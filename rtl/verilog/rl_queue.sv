==> flow/design.v <==
module rl_queue #(
  parameter DEPTH                  = 2,
  parameter DBITS                  = 32,
  parameter ALMOST_EMPTY_THRESHOLD = 0,
  parameter ALMOST_FULL_THRESHOLD  = DEPTH
)
(
  input  logic             rst_ni,          
  input  logic             clk_i,           
  input  logic             clr_i,           
  input  logic             ena_i,           
  input  logic             we_i,            
  input  logic [DBITS-1:0] d_i,             
  input  logic             re_i,            
  output logic [DBITS-1:0] q_o,             
  output logic             empty_o,         
                           full_o,          
                           almost_empty_o,  
                           almost_full_o    
);
  localparam EMPTY_THRESHOLD = 1;
  localparam FULL_THRESHOLD  = DEPTH -2;
  localparam ALMOST_EMPTY_THRESHOLD_CHECK = ALMOST_EMPTY_THRESHOLD <= 0     ? EMPTY_THRESHOLD : ALMOST_EMPTY_THRESHOLD +1;
  localparam ALMOST_FULL_THRESHOLD_CHECK  = ALMOST_FULL_THRESHOLD  >= DEPTH ? FULL_THRESHOLD  : ALMOST_FULL_THRESHOLD -2;
  logic [DBITS        -1:0] queue_data[DEPTH];
  logic [$clog2(DEPTH)-1:0] queue_wadr;
  always @(posedge clk_i,negedge rst_ni)
    if      (!rst_ni) queue_wadr <= 'h0;
    else if ( clr_i ) queue_wadr <= 'h0;
    else if ( ena_i )
      unique case ({we_i,re_i})
         2'b01 : queue_wadr <= queue_wadr -1;
         2'b10 : queue_wadr <= queue_wadr +1;
         default: ;
      endcase
  always @(posedge clk_i,negedge rst_ni)
    if (!rst_ni)
      for (int n=0; n<DEPTH; n++) queue_data[n] <= 'h0;
    else if (clr_i)
      for (int n=0; n<DEPTH; n++) queue_data[n] <= 'h0;
    else if (ena_i)
    unique case ({we_i,re_i})
       2'b01  : begin
                    for (int n=0; n<DEPTH-1; n++)
                      queue_data[n] <= queue_data[n+1];
                    queue_data[DEPTH-1] <= 'h0;
                end
       2'b10  : begin
                    queue_data[queue_wadr] <= d_i;
                end
       2'b11  : begin
                    for (int n=0; n<DEPTH-1; n++)
                      queue_data[n] <= queue_data[n+1];
                    queue_data[DEPTH-1] <= 'h0;
                    queue_data[~|queue_wadr ? DEPTH-1 : queue_wadr-1] <= d_i;
                end
       default: ;
    endcase
  always @(posedge clk_i, negedge rst_ni)
    if      (!rst_ni) almost_empty_o <= 1'b1;
    else if ( clr_i ) almost_empty_o <= 1'b1;
    else if ( ena_i )
      unique case ({we_i,re_i})
         2'b01  : almost_empty_o <= (queue_wadr <= ALMOST_EMPTY_THRESHOLD_CHECK);
         2'b10  : almost_empty_o <=~(queue_wadr >  ALMOST_EMPTY_THRESHOLD_CHECK);
         default: ;
      endcase
  always @(posedge clk_i, negedge rst_ni)
    if      (!rst_ni) empty_o <= 1'b1;
    else if ( clr_i ) empty_o <= 1'b1;
    else if ( ena_i )
      unique case ({we_i,re_i})
         2'b01  : empty_o <= (queue_wadr == EMPTY_THRESHOLD);
         2'b10  : empty_o <= 1'b0;
         default: ;
      endcase
  always @(posedge clk_i, negedge rst_ni)
    if      (!rst_ni) almost_full_o <= 1'b0;
    else if ( clr_i ) almost_full_o <= 1'b0;
    else if ( ena_i )
      unique case ({we_i,re_i})
         2'b01  : almost_full_o <=~(queue_wadr <  ALMOST_FULL_THRESHOLD_CHECK);
         2'b10  : almost_full_o <= (queue_wadr >= ALMOST_FULL_THRESHOLD_CHECK);
         default: ;
      endcase
  always @(posedge clk_i, negedge rst_ni)
    if      (!rst_ni) full_o <= 1'b0;
    else if ( clr_i ) full_o <= 1'b0;
    else if ( ena_i )
      unique case ({we_i,re_i})
         2'b01  : full_o <= 1'b0;
         2'b10  : full_o <= (queue_wadr == FULL_THRESHOLD);
         default: ;
      endcase
  assign q_o = queue_data[0];
endmodule
## Step by step through the tools: rl_queue

Tool output for the design above, in the order of the flow.
Line numbers count from 1 in the design file above.
Cell names lack the library's common part.
Not given: n/a

| design | value |
|---|---|
| top | rl_queue |
| clock port | clk_i |
| cell library | sky130hd |
| library corner | tt_025C_1v80 |

## Word level

Yosys after proc, flatten, opt, wreduce and memory -nomap, before mapping. Print and check cells are not counted. Equal cells are merged and count once.

| cells by class | value |
|---|---|
| add/subtract/negate cells | 2 |
| order comparisons | 4 |
| equal/unequal tests | 5 |
| multiplexer cells | 26 |
| bitwise operators | 3 |
| reduce/logical cells | 6 |

Operators by type and width:

| kind | number |
|---|---|
| 2-to-1 mux 32 bit | 8 |
| parallel mux 32 bit (select 3 bit) | 2 |
| 2-to-1 mux 1 bit | 11 |
| parallel mux 1 bit (select 2 bit) | 5 |
| inequality test 3 bit (second input constant) | 2 |
| AND reduction 3 bit | 2 |
| equality test 2 bit (second input constant) | 2 |
| nonzero test 4 bit | 1 |
| NOT 1 bit | 3 |
| nonzero test 3 bit | 1 |
| equality test 2 x 1 -> 1 bit (second input constant) | 1 |
| AND reduction 2 bit | 1 |
| nonzero test 2 bit | 1 |
| adder 1 bit (second input constant) | 1 |
| subtractor 1 bit (second input constant) | 1 |
| >= comparator 1 bit (second input constant) | 1 |
| > comparator 1 bit (second input constant) | 1 |
| less-or-equal comparator 1 bit (second input constant) | 1 |
| < comparator 1 bit (second input constant) | 1 |

| bit counts | value |
|---|---|
| register bits | 69 |
| output and inout port bits | 36 |
| word-level cells | 53 |

## Logic depth

Depth = most cells in a row (Yosys ltp): at word level without a register or memory, in the mapped netlist without a sequential cell, where the memories' decode and read muxes count.

| depth | value |
|---|---|
| depth in word-level cells | 6 |
| ABC_AREA | 0 |
| mapped depth | 7 |

## Mapped cells and area

Yosys stat after the flow's synthesis: flattened, memories mapped to cells. It holds for the ABC_AREA given above (unset counts as 0); a run with the other value may have another netlist.
Totals and module areas in this step are rounded.

Cell types:

| type | number | area in all (um2) |
|---|---|---|
| dfrtp_1 | 67 | 1.68E+03 |
| mux2i_1 | 32 | 320.307 |
| o2bb2ai_1 | 31 | 271.51 |
| nand2_1 | 67 | 251.491 |
| o21ai_0 | 25 | 125.12 |
| buf_4 | 9 | 67.565 |
| o21ai_1 | 11 | 55.053 |
| buf_2 | 10 | 50.048 |
| buf_6 | 4 | 45.043 |
| dfstp_2 | 1 | 26.275 |
| xor2_1 | 2 | 17.517 |
| a21oi_4 | 1 | 16.266 |
| o21ai_4 | 1 | 16.266 |
| a21oi_1 | 3 | 15.014 |
| clkbuf_2 | 3 | 15.014 |
| o2bb2ai_2 | 1 | 15.014 |
| nor2b_4 | 1 | 13.763 |
| a211oi_2 | 1 | 12.512 |

Other cell types: 9; their cells: 12.

| mapped netlist | value |
|---|---|
| standard cells after synthesis | 282 |
| mapped area | 3100 um2 |
| flip-flops | 68 |
| buffer cells | 26 |

## Path before layout

Source: OpenSTA report_checks on the synthesized netlist (no wires, ideal clock, input and output delay 20% of the period each), path of least setup slack; recovery checks are left aside. Register names are those of the netlist, which keeps one name where synthesis merged equal registers.

| timing path post-synthesis | value |
|---|---|
| path type | register -> register |
| start | reg queue_wadr |
| end | reg queue_data[1][0] |
| period | 1290 ps |
| library setup time | 127 ps |
| time at the first pin | 0 ps |
| data arrival time | 1226 ps |
| data required time | 1163 ps |
| path slack | -63 ps |
| delay of the path | 1353 ps |
| driving pins on the path | 6 |
| synthesis period reached | 1353 ps |

"delay of the path" = arrival - input delay + setup time.
"driving pins on the path": output pins that drive a net of the path, with the launching flip-flop's if there is one; two outputs of one cell count as two.
"synthesis period reached" = period - worst setup slack (recovery checks aside). The figure is calculated, with input and output delays left at 20% of the set period.
Between the ends stands the longest chain of elaborated cells between them, by number of cells; it is not shown to be the way that was timed. Of several equally long chains one is given.
Each line given opens the expression or statement behind the cell; cells for indexed reads and writes are added by Yosys, which also makes memories of some case tables.
At most two assigning lines are given for a register; there are more.
Where a signal picks the word or bit written, the line may be left out of the assigning lines.

| between the ends, post-synthesis | value |
|---|---|
| path through | dfrtp_1 -> buf_2 -> a21o_1 -> a21oi_4 -> clkbuf_2 -> o21ai_0 |
| cells in the longest elaborated chain | 6 |
| elaborated cells on any way between the ends | 9 |
| those cells by class | add/sub (1); eq/ne (1); mux (6); reduce/logical (1) |

RTL lines, path post-synthesis:

| element | RTL line | source |
|---|---|---|
| start: declaration | 26 | `logic [$clog2(DEPTH)-1:0] queue_wadr;` |
| start: assignment | 32 | `2'b01 : queue_wadr <= queue_wadr -1;` |
| start: assignment | 33 | `2'b10 : queue_wadr <= queue_wadr +1;` |
| subtractor 1 bit | 55 | `queue_data[~\|queue_wadr ? DEPTH-1 : queue_wadr-1] <= d_i;` |
| 2-to-1 mux 1 bit | 55 |  |
| 2-to-1 mux 32 bit | 55 |  |
| parallel mux 32 bit (select 3 bit) | 42 | `unique case ({we_i,re_i})` |
| 2-to-1 mux 32 bit | 41 | `else if (ena_i)` |
| 2-to-1 mux 32 bit | 39 | `else if (clr_i)` |
| end: assignment | 38 | `for (int n=0; n<DEPTH; n++) queue_data[n] <= 'h0;` |
| end: assignment | 49 | `queue_data[queue_wadr] <= d_i;` |
| end: declaration | 25 | `logic [DBITS        -1:0] queue_data[DEPTH];` |

## Path in the finished layout

From the final timing report of stored run 2: the path of least setup slack in the routed layout; clock arrival at registers is part of the times.
The path's times are printed in steps of 10 ps; the period is the one set.

| timing path after layout | value |
|---|---|
| path type | register -> register |
| start | reg queue_wadr |
| end | reg queue_data[1][31] |
| period | 1370 ps |
| library setup time | 70 ps |
| time at the first pin | 340 ps |
| data arrival time | 1650 ps |
| data required time | 1630 ps |
| path slack | -20 ps |
| driving pins on the path | 7 |

Between the ends stands the longest chain of elaborated cells between them, by number of cells; it is not shown to be the way that was timed. Of several equally long chains one is given.
At most two assigning lines are given for a register; there are more.
Where a signal picks the word or bit written, the line may be left out of the assigning lines.

| between the ends, after layout | value |
|---|---|
| path through | dfrtp_2 -> a21o_1 -> a21oi_4 -> buf_12 -> clkbuf_16 -> nand2_1 -> o21ai_1 |
| cells in the longest elaborated chain | 6 |
| elaborated cells on any way between the ends | 9 |
| those cells by class | add/sub (1); eq/ne (1); mux (6); reduce/logical (1) |

RTL lines, path after layout:

| element | RTL line | source |
|---|---|---|
| start: declaration | 26 | `logic [$clog2(DEPTH)-1:0] queue_wadr;` |
| start: assignment | 32 | `2'b01 : queue_wadr <= queue_wadr -1;` |
| start: assignment | 33 | `2'b10 : queue_wadr <= queue_wadr +1;` |
| subtractor 1 bit | 55 | `queue_data[~\|queue_wadr ? DEPTH-1 : queue_wadr-1] <= d_i;` |
| 2-to-1 mux 1 bit | 55 |  |
| 2-to-1 mux 32 bit | 55 |  |
| parallel mux 32 bit (select 3 bit) | 42 | `unique case ({we_i,re_i})` |
| 2-to-1 mux 32 bit | 41 | `else if (ena_i)` |
| 2-to-1 mux 32 bit | 39 | `else if (clr_i)` |
| end: assignment | 38 | `for (int n=0; n<DEPTH; n++) queue_data[n] <= 'h0;` |
| end: assignment | 49 | `queue_data[queue_wadr] <= d_i;` |
| end: declaration | 25 | `logic [DBITS        -1:0] queue_data[DEPTH];` |

Flow measurements of rl_queue on sky130hd: 2 stored runs with different settings, listed in no order. Input and output delays are each 20% of the period that was set; the output load is 0.01 pF.
"achieved period": clock period set for the run, less the worst setup slack. It is reckoned from that one timing run; input and output delays stay at 20% of the period that was set.
By "total power after layout" is meant OpenSTA's value without simulated activity: inputs other than the clock are taken to toggle once in ten clock periods, and the tool carries that through the logic.
The results are shown rounded.

#### Stored run 1

| setting | value |
|---|---|
| period_ns | `1.68` |
| CORE_UTILIZATION | `57` |
| PLACE_DENSITY | `0.56` |
| CORE_MARGIN | `2` |
| CELL_PAD_IN_SITES_GLOBAL_PLACEMENT | `3` |
| CELL_PAD_IN_SITES_DETAIL_PLACEMENT | `1` |
| GPL_TIMING_DRIVEN | `1` |
| CTS_CLUSTER_SIZE | `86` |
| MIN_ROUTING_LAYER | `met2` |
| CAP_MARGIN | `20` |
| SLEW_MARGIN | `20` |

Unfinished; error GPL-0301 in placement.

#### Stored run 2

| setting | value |
|---|---|
| period_ns | `1.37` |
| CORE_UTILIZATION | `36` |
| CAP_MARGIN | `20` |
| CORE_MARGIN | `2` |
| SLEW_MARGIN | `20` |

| result | value |
|---|---|
| worst slack on setup checks | -19 ps |
| die size | 9300 um2 |
| total power after layout | 4.5 mW |
| setup total negative slack | -160 ps |
| synthesized cell area | 3100 um2 |
| post-layout utilization | 54 % |
| achieved period | 1389 ps |
